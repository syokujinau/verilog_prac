==> flow/design.v <==
module multiply_and_accumulate(acc, a, b, rst, clk);
output [16:0] acc;
input [7:0] a,b; 
input rst;
input clk;
reg [7:0] ra, rb;
reg [16:0] rc;
wire [15:0] mpy;
wire [16:0] c;
always@(posedge clk)
begin
  if(rst)
  begin
    ra<=8'h0;
    rb<=8'h0;
    rc<=17'h0;
  end
  else
  begin
    ra<=a;
    rb<=b;
    rc<=c;
  end
end
assign mpy = ra * rb;
assign   c = mpy + rc[16:1];
assign acc = rc;
endmodule 
### Tool chain data of multiply_and_accumulate

What the tools print for multiply_and_accumulate, step after step.
Line numbers count from 1 in the design file above.
Operators: Yosys type, input widths -> output width; for muxes data width and select width s.
Cell names lack the library's common part.
A cell with n/a has no value.

| design | value |
|---|---|
| top module | multiply_and_accumulate |
| clock input | clk |
| library | sky130hd |
| library corner | tt_025C_1v80 |

### Word level

Source: Yosys, flattened and elaborated, memories not mapped. Widths are those after wreduce; folded enables and synchronous resets count as part of the registers. Registers that Yosys merges into a memory's read port (data or address) are not register bits. Print and check cells do not count. Equal cells are merged and count once.

| storage and ports | value |
|---|---|
| register bits | 33 |
| latch bits | 0 |
| memory bits (writable) | 0 |
| bits in read-only memories | 0 |
| clocked read ports x word width | 0 |
| memory cells | 0 |
| bits of input ports | 18 |
| cells after elaboration | 5 |

| operators by class | value |
|---|---|
| add/subtract/negate cells | 1 |
| multiply operators | 1 |
| div/mod/pow operators | 0 |
| magnitude comparators | 0 |
| equal/unequal tests | 0 |
| shifts and indexed selects | 0 |
| mux-type cells | 0 |
| bitwise gates (word level) | 0 |
| reduce/logical cells | 0 |

Operators by type and width:

| operator | count |
|---|---|
| $mul 8x8->16 | 1 |
| $add 16x16->17 | 1 |

### Logic depth

Depth = most cells in a row (Yosys ltp): at word level without a register or memory, in the mapped netlist without a sequential cell, where the memories' decode and read muxes count.

| logic depth | value |
|---|---|
| word-level depth | 2 |
| ABC_AREA | 1 |
| gate-level depth with buffers | 21 |
| mapped depth without buffers | 20 |

### Synthesis result

Source: synth_stat.txt of the flow (Yosys; design flattened, memories mapped). It holds for the ABC_AREA given above (unset counts as 0); a run with the other value may have another netlist.
The area totals of this step are shown rounded.

Cells by type:

| type | count | area in all (sq um) |
|---|---|---|
| fa_1 | 51 | 1.02E+03 |
| dfxtp_1 | 33 | 660.634 |
| inv_1 | 169 | 634.358 |
| nand2_1 | 121 | 454.186 |
| ha_1 | 36 | 450.432 |
| nor2_1 | 44 | 165.158 |
| clkbuf_1 | 17 | 63.811 |
| a21oi_1 | 11 | 55.053 |
| nand3_1 | 9 | 45.043 |
| nand3_2 | 3 | 30.029 |
| o21ai_0 | 4 | 20.019 |
| clkbuf_8 | 1 | 13.763 |
| and2_1 | 2 | 12.512 |
| nand2_2 | 2 | 12.512 |
| nor2_2 | 2 | 12.512 |
| nand2_4 | 1 | 11.261 |
| xnor2_1 | 1 | 8.758 |
| a21o_1 | 1 | 7.507 |

Other cell types: 3; their cells: 3.

| mapped netlist | value |
|---|---|
| cells in the netlist | 511 |
| synthesis area | 3692 sq um |
| area of sequential cells | 660.6 sq um |
| mapped flip-flops | 33 |

### Timing after synthesis

OpenSTA on the mapped netlist: ideal clock, no wires. The path of least setup slack (recovery checks aside). Input and output delay are each 20% of the period. Register names are those of the netlist, which keeps one name where synthesis merged equal registers.

| path post-synthesis | value |
|---|---|
| kind | flip-flop to flip-flop |
| start point | register ra[4] |
| end point | register rc[16] |
| period | 5.0 ns |
| setup time | 0.115 ns |
| launch time at the first pin | 0.000 ns |
| data arrival time | 3.719 ns |
| data required time | 4.885 ns |
| slack | 1.166 ns |
| delay of the path | 3.834 ns |
| stages on the path | 19 |
| path buffers | 1 |
| synthesis period reached | 3.834 ns |

"delay of the path" = arrival - input delay + setup time.
"stages on the path" counts driving pins, that of a launching flip-flop among them; a cell with two outputs on the path counts twice.
"synthesis period reached" = period - worst setup slack (recovery checks aside). The figure is calculated, with input and output delays left at 20% of the set period.
The rows between start and end are the longest chain of elaborated cells between them; the timing report does not say that the signal goes this way. Where chains are equally long, one stands for them.
A line is the first line of the expression or statement that the cell stems from. Yosys adds cells for indexed reads and writes and turns some case tables into memories.

| between the ends, post-synthesis | value |
|---|---|
| cell sequence | dfxtp_1 -> clkbuf_1 -> nand2_1 -> fa_1 -> inv_1 -> fa_1 -> inv_1 -> fa_1 -> inv_1 -> fa_1 -> ha_1 -> nand2_1 -> inv_1 -> nand2_1 -> nand2_1 -> a21oi_1 -> nand3_2 -> nand2_1 -> nor2_1 |
| cells in the longest elaborated chain | 2 |
| elaborated cells between the ends (all ways) | 2 |

Ends and longest elaborated chain, post-synthesis:

| element | line | source |
|---|---|---|
| start, declared | 6 | `reg [7:0] ra, rb;` |
| start, assigned | 14 | `ra<=8'h0;` |
| start, assigned | 20 | `ra<=a;` |
| $mul 8x8->16 | 25 | `assign mpy = ra * rb;` |
| $add 16x16->17 | 26 | `assign   c = mpy + rc[16:1];` |
| end, assigned | 16 | `rc<=17'h0;` |
| end, assigned | 22 | `rc<=c;` |
| end, declared | 7 | `reg [16:0] rc;` |

### Worst path after layout

Path of least setup slack in the final report of flow run A (OpenROAD, finished layout, wires in). Where an end is a register, its clock arrival counts in the times.

| path post-layout | value |
|---|---|
| kind | flip-flop to flip-flop |
| start point | register ra[6] |
| end point | register rc[15] |
| period | 2.65 ns |
| setup time | 0.10 ns |
| launch time at the first pin | 0.28 ns |
| data arrival time | 3.85 ns |
| data required time | 2.83 ns |
| slack | -1.02 ns |
| stages on the path | 17 |
| path buffers | 0 |

The rows between start and end are the longest chain of elaborated cells between them; the timing report does not say that the signal goes this way. Where chains are equally long, one stands for them.

| between the ends, post-layout | value |
|---|---|
| cell sequence | dfxtp_4 -> nand2_2 -> fa_1 -> inv_1 -> fa_1 -> fa_1 -> inv_1 -> fa_1 -> inv_2 -> ha_4 -> nand2_2 -> nor2_4 -> nand3_1 -> nand3_1 -> nand2_1 -> nand2_1 -> nor2_1 |
| cells in the longest elaborated chain | 2 |
| elaborated cells between the ends (all ways) | 2 |

Ends and longest elaborated chain, post-layout:

| element | line | source |
|---|---|---|
| start, declared | 6 | `reg [7:0] ra, rb;` |
| start, assigned | 14 | `ra<=8'h0;` |
| start, assigned | 20 | `ra<=a;` |
| $mul 8x8->16 | 25 | `assign mpy = ra * rb;` |
| $add 16x16->17 | 26 | `assign   c = mpy + rc[16:1];` |
| end, assigned | 16 | `rc<=17'h0;` |
| end, assigned | 22 | `rc<=c;` |
| end, declared | 7 | `reg [16:0] rc;` |

Hand-over note for multiply_and_accumulate

Stored flow runs of multiply_and_accumulate (2 of them; Yosys, OpenROAD, sky130hd). They differ in their settings and are not a sequence. Constraints: input delay and output delay 20% of the set period each, output load 0.01 pF.
"period achieved": clock period set for the run, less the worst setup slack. It is reckoned from that one timing run; input and output delays stay at 20% of the period that was set.
"time used up by the worst setup path" = time allowed to the worst setup path (clock period - input delay - output delay, where it has them) - its slack; a late launch clock adds to it, a late capture clock takes from it.
By "total power after layout" is meant OpenSTA's value without simulated activity: inputs other than the clock are taken to toggle once in ten clock periods, and the tool carries that through the logic.
Values from the reports are rounded here.

## Flow run A

==> flow/run.sh <==
#!/bin/bash
# the make line also repeats the synthesis and layout settings of config.mk as NAME=value (left out here)
make -C /OpenROAD-flow-scripts/flow DESIGN_CONFIG=/design/flow/config.mk WORK_HOME=/design/flow/orfs CLKGATE_MAP_FILE= finish
==> flow/config.mk <==
export PLATFORM = sky130hd
export DESIGN_NAME = multiply_and_accumulate
export DESIGN_NICKNAME = multiply_and_accumulate
export VERILOG_FILES = /design/flow/design.v
export SDC_FILE = /design/flow/constraint.sdc
export NUM_CORES = 4
export LEC_CHECK = 0
export ABC_AREA = 1
export CAP_MARGIN = 20
export CORE_ASPECT_RATIO = 0.76
export CORE_MARGIN = 10
export CORE_UTILIZATION = 34
export CTS_CLUSTER_DIAMETER = 307
export GPL_TIMING_DRIVEN = 1
export MAX_ROUTING_LAYER = met4
export PLACE_DENSITY_LB_ADDON = 0.05
export SETUP_SLACK_MARGIN = 0.01
export SLEW_MARGIN = 20
==> flow/constraint.sdc <==
create_clock -name core_clock -period 2.65 [get_ports {clk}]
set_input_delay 0.5300 -clock core_clock [delete_from_list [all_inputs] [get_ports {clk}]]
set_output_delay 0.5300 -clock core_clock [all_outputs]
set_load 0.01 [all_outputs]

| result of flow run A | value |
|---|---|
| cell area after synthesis | 3692 sq um |
| die footprint | 15470 sq um |
| standard-cell area after routing | 5207 sq um |
| final utilization | 48.7% |
| worst setup slack after layout | -1.019 ns |
| post-route setup TNS | -11.40 ns |
| final worst hold slack | 0.596 ns |
| total power after layout | 0.003364 W |
| period achieved | 3.669 ns |
| time used up by the worst setup path | 3.67 ns |
| worst setup path type | flip-flop to flip-flop |

## Flow run B

==> flow/run.sh <==
#!/bin/bash
# the make line also repeats the synthesis and layout settings of config.mk as NAME=value (left out here)
make -C /OpenROAD-flow-scripts/flow DESIGN_CONFIG=/design/flow/config.mk WORK_HOME=/design/flow/orfs CLKGATE_MAP_FILE= finish
==> flow/config.mk <==
export PLATFORM = sky130hd
export DESIGN_NAME = multiply_and_accumulate
export DESIGN_NICKNAME = multiply_and_accumulate
export VERILOG_FILES = /design/flow/design.v
export SDC_FILE = /design/flow/constraint.sdc
export NUM_CORES = 4
export LEC_CHECK = 0
export ABC_AREA = 0
export CAP_MARGIN = 20
export CORE_MARGIN = 2
export CORE_UTILIZATION = 53
export CTS_CLUSTER_DIAMETER = 26
export GPL_ROUTABILITY_DRIVEN = 0
export GPL_TIMING_DRIVEN = 0
export PLACE_DENSITY_LB_ADDON = 0.22
export SLEW_MARGIN = 30
export TNS_END_PERCENT = 30
==> flow/constraint.sdc <==
create_clock -name core_clock -period 7.82 [get_ports {clk}]
set_input_delay 1.5640 -clock core_clock [delete_from_list [all_inputs] [get_ports {clk}]]
set_output_delay 1.5640 -clock core_clock [all_outputs]
set_load 0.01 [all_outputs]

| result of flow run B | value |
|---|---|
| cell area after synthesis | 3401 sq um |
| die footprint | 7074 sq um |
| standard-cell area after routing | 3924 sq um |
| final utilization | 62.5% |
| worst setup slack after layout | 3.119 ns |
| post-route setup TNS | 0.000 ns |
| final worst hold slack | 0.620 ns |
| total power after layout | 0.0007721 W |
| period achieved | 4.701 ns |
| time used up by the worst setup path | 4.70 ns |
| worst setup path type | flip-flop to flip-flop |

End of note.
